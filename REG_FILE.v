==> flow/design.v <==
module REG_FILE(clk, rst, reg_we, reg14_we,op1_data, 
		op2_data, reg14_data,op1_addr,
		op2_addr, w_addr, w_data, w_reg14);
input clk, rst, reg_we, reg14_we;                
input[3:0] op1_addr, op2_addr, w_addr;
input[15:0] w_data, w_reg14;
output reg [15:0] op1_data, op2_data, reg14_data; 
reg [15:0] register [15:1];
always@(posedge clk,negedge rst)
begin
	if(~rst)
	begin
		register [0] = 16'h7b18;
		register [1] = 16'h245b;
                register [2] = 16'hff0f;
                register [3] = 16'hf0ff;
                register [4] = 16'h0051;
                register [5] = 16'h6666;
                register [6] = 16'h00ff;
                register [7] = 16'hff88;
                register [8] = 16'h0000;
                register [9] = 16'h0000;
                register [10] = 16'h3099;
                register [11] = 16'hcccc;
                register [12] = 16'h0002;
                register [13] = 16'h0011;
		register [14] = 16'h0000;
	end
	else
		begin
		if(reg_we)
			register[w_addr] = w_data;
		if(reg14_we)
			register[14] = w_reg14;
	end
end
always@(*)
begin
        op1_data = register[ op1_addr ];
        op2_data = register[ op2_addr ];
        reg14_data = register[14];
end
endmodule
Tool chain data of REG_FILE
The steps from the RTL of REG_FILE to its reports follow in flow order.
Lines are those of the file above, counted from 1.
Cell names lack the library's common part.
{"block": "setup", "design": "REG_FILE", "clock_port": "clk", "library": "sky130hd", "corner": "tt_025C_1v80"}

Word level
Source: Yosys, flattened and elaborated. Widths are those after wreduce. Registers that Yosys merges into a memory's read port (data or address) are not register bits. Print and check cells do not count. Equal cells are merged and count once.
{"block": "classes", "muxes": 20, "n_eq": 46, "logic": 15, "reduce_and_logical": 36}
{"block": "op_table", "operator": "16-bit parallel mux with 16-bit select", "count": 2}
{"block": "op_table", "operator": "16-bit 2-to-1 mux", "count": 18}
{"block": "op_table", "operator": "15-bit OR reduction", "count": 16}
{"block": "op_table", "operator": "4-bit == test with constant B", "count": 24}
{"block": "op_table", "operator": "4-bit by 3-bit == test with 1-bit output with constant B", "count": 12}
{"block": "op_table", "operator": "2-bit AND reduction", "count": 14}
{"block": "op_table", "operator": "4-bit by 2-bit == test with 1-bit output with constant B", "count": 6}
{"block": "op_table", "operator": "1-bit NOT", "count": 15}
{"block": "op_table", "operator": "4-bit by 1-bit == test with 1-bit output with constant B", "count": 3}
{"block": "op_table", "operator": "4-bit logical NOT", "count": 3}
{"block": "op_table", "operator": "3-bit AND reduction", "count": 2}
{"block": "op_table", "operator": "2-bit by 1-bit inequality test with 1-bit output with constant B", "count": 1}
{"block": "op_table", "operator": "2-bit nonzero test", "count": 1}
{"block": "bits", "register_bits": 256}

Longest topological paths
Yosys ltp: most cells in a row. Word level: on the elaborated netlist, between registers, memories and ports. Mapped: between sequential cells and ports; inverters and the memories' decode and read muxes count.
{"block": "logic_depth", "ltp_word": 4, "abc_area": 0, "mapped_depth": 8}

Mapped cells and area
The flow's flattened synthesis, as Yosys stat reports it; memories are mapped. The netlist is that of the ABC_AREA named above (0 if unset); the other value can give another one.
{"block": "types", "type": "dfrtp_1", "count": 147, "area_total_um2": 3.68E+03}
{"block": "types", "type": "mux2_2", "count": 219, "area_total_um2": 2.47E+03}
{"block": "types", "type": "dfstp_2", "count": 77, "area_total_um2": 2023.19}
{"block": "types", "type": "edfxtp_1", "count": 32, "area_total_um2": 960.922}
{"block": "types", "type": "a22oi_1", "count": 95, "area_total_um2": 713.184}
{"block": "types", "type": "mux2i_1", "count": 49, "area_total_um2": 490.47}
{"block": "types", "type": "nand2_1", "count": 84, "area_total_um2": 315.302}
{"block": "types", "type": "buf_2", "count": 51, "area_total_um2": 255.245}
{"block": "types", "type": "a22o_1", "count": 29, "area_total_um2": 253.994}
{"block": "types", "type": "o21ai_0", "count": 49, "area_total_um2": 245.235}
{"block": "types", "type": "a21oi_1", "count": 43, "area_total_um2": 215.206}
{"block": "types", "type": "clkbuf_1", "count": 56, "area_total_um2": 210.202}
{"block": "types", "type": "nor2_1", "count": 46, "area_total_um2": 172.666}
{"block": "types", "type": "nor2b_1", "count": 26, "area_total_um2": 162.656}
{"block": "types", "type": "o22ai_1", "count": 24, "area_total_um2": 150.144}
{"block": "types", "type": "o32a_1", "count": 14, "area_total_um2": 140.134}
{"block": "types", "type": "a221o_1", "count": 13, "area_total_um2": 130.125}
{"block": "types", "type": "o221ai_1", "count": 14, "area_total_um2": 122.618}
Not listed: further types 41, cells in them 164.
{"block": "synth_totals", "mapped_area_mm2": 0.0138946, "cell_count": 1232, "n_buf": 116, "flip_flops": 256}

Path before layout
OpenSTA on the mapped netlist: ideal clock, no wires. The path of least setup slack (recovery checks aside). Input and output delay are each 20% of the period. Register names are those of the netlist, which keeps one name where synthesis merged equal registers.
{"block": "synth_path", "path_kind": "input-to-output", "start": "input port op2_addr[2]", "end": "output port op2_data[13]", "in_delay_ps": 904, "n_path_buf": 1, "t_required_ps": 3616, "driving_pins": 6, "clock_period_ps": 4520, "t_arrival_ps": 2307, "slack_ps": 1309, "out_delay_ps": 904, "delay_ps": 1403, "period_less_setup_slack_ps": 3211}
"delay_ps" = arrival - input delay + setup time.
At an output port there is no setup time.
"driving_pins" counts driving pins, that of a launching flip-flop among them; a cell with two outputs on the path counts twice.
"period_less_setup_slack_ps" = period - worst setup slack (recovery checks aside). The figure is calculated, with input and output delays left at 20% of the set period.
Between the ends stands the longest chain of elaborated cells between them, by number of cells; it is not shown to be the way that was timed. Of several equally long chains one is given.
Each line given opens the expression or statement behind the cell; cells for indexed reads and writes are added by Yosys, which also makes memories of some case tables.
{"block": "synth_between", "cell_sequence": "buf_2 > nor2b_4 > a32o_1 > a221o_1 > a221o_1 > o32a_1", "elab_chain_cells": 2}
{"block": "synth_rtl", "element": "from (decl)", "line": 5, "source": "input[3:0] op1_addr, op2_addr, w_addr;"}
{"block": "synth_rtl", "element": "4-bit == test", "line": 40, "source": "op2_data = register[ op2_addr ];"}
{"block": "synth_rtl", "element": "16-bit parallel mux with 16-bit select", "line": 40}
{"block": "synth_rtl", "element": "to (decl)", "line": 7, "source": "output reg [15:0] op1_data, op2_data, reg14_data;"}

REG_FILE: 2 stored runs of the Yosys and OpenROAD flow on sky130hd. The settings differ; the order carries no meaning. The constraints put input and output delay at 20% of the set period each and load the outputs with 0.01 pF.

Record 1
==> flow/run.sh <==
#!/bin/bash
# the make line also repeats the synthesis and layout settings of config.mk as NAME=value (left out here)
make -C /OpenROAD-flow-scripts/flow DESIGN_CONFIG=/design/flow/config.mk WORK_HOME=/design/flow/orfs CLKGATE_MAP_FILE= finish
==> flow/config.mk <==
export PLATFORM = sky130hd
export DESIGN_NAME = REG_FILE
export DESIGN_NICKNAME = REG_FILE
export VERILOG_FILES = /design/flow/design.v
export SDC_FILE = /design/flow/constraint.sdc
export NUM_CORES = 4
export LEC_CHECK = 0
export CAP_MARGIN = 0
export CELL_PAD_IN_SITES_DETAIL_PLACEMENT = 2
export CORE_MARGIN = 6
export CORE_UTILIZATION = 55
export CTS_CLUSTER_DIAMETER = 362
export GPL_TIMING_DRIVEN = 1
export MAX_ROUTING_LAYER = met4
export MIN_ROUTING_LAYER = met2
export PLACE_DENSITY_LB_ADDON = 0.19
export SETUP_SLACK_MARGIN = 0.58
export SLEW_MARGIN = 20
==> flow/constraint.sdc <==
create_clock -name core_clock -period 4.73 [get_ports {clk}]
set_input_delay 0.9460 -clock core_clock [delete_from_list [all_inputs] [get_ports {clk}]]
set_output_delay 0.9460 -clock core_clock [all_outputs]
set_load 0.01 [all_outputs]

==> results of record 1, as JSON <==
{
  "outcome": "no final report: placement broke off with DPL-0033"
}

Record 2
==> flow/run.sh <==
#!/bin/bash
# the make line also repeats the synthesis and layout settings of config.mk as NAME=value (left out here)
make -C /OpenROAD-flow-scripts/flow DESIGN_CONFIG=/design/flow/config.mk WORK_HOME=/design/flow/orfs CLKGATE_MAP_FILE= finish
==> flow/config.mk <==
export PLATFORM = sky130hd
export DESIGN_NAME = REG_FILE
export DESIGN_NICKNAME = REG_FILE
export VERILOG_FILES = /design/flow/design.v
export SDC_FILE = /design/flow/constraint.sdc
export NUM_CORES = 4
export LEC_CHECK = 0
export ABC_AREA = 1
export CAP_MARGIN = 20
export CELL_PAD_IN_SITES_DETAIL_PLACEMENT = 2
export CELL_PAD_IN_SITES_GLOBAL_PLACEMENT = 1
export CORE_MARGIN = 2
export CORE_UTILIZATION = 70
export GPL_TIMING_DRIVEN = 0
export MAX_ROUTING_LAYER = met5
export PLACE_DENSITY_LB_ADDON = 0.04
export SLEW_MARGIN = 20
==> flow/constraint.sdc <==
create_clock -name core_clock -period 2.67 [get_ports {clk}]
set_input_delay 0.5340 -clock core_clock [delete_from_list [all_inputs] [get_ports {clk}]]
set_output_delay 0.5340 -clock core_clock [all_outputs]
set_load 0.01 [all_outputs]

==> results of record 2, as JSON <==
{
  "outcome": "no final report: placement broke off with FLW-0024"
}
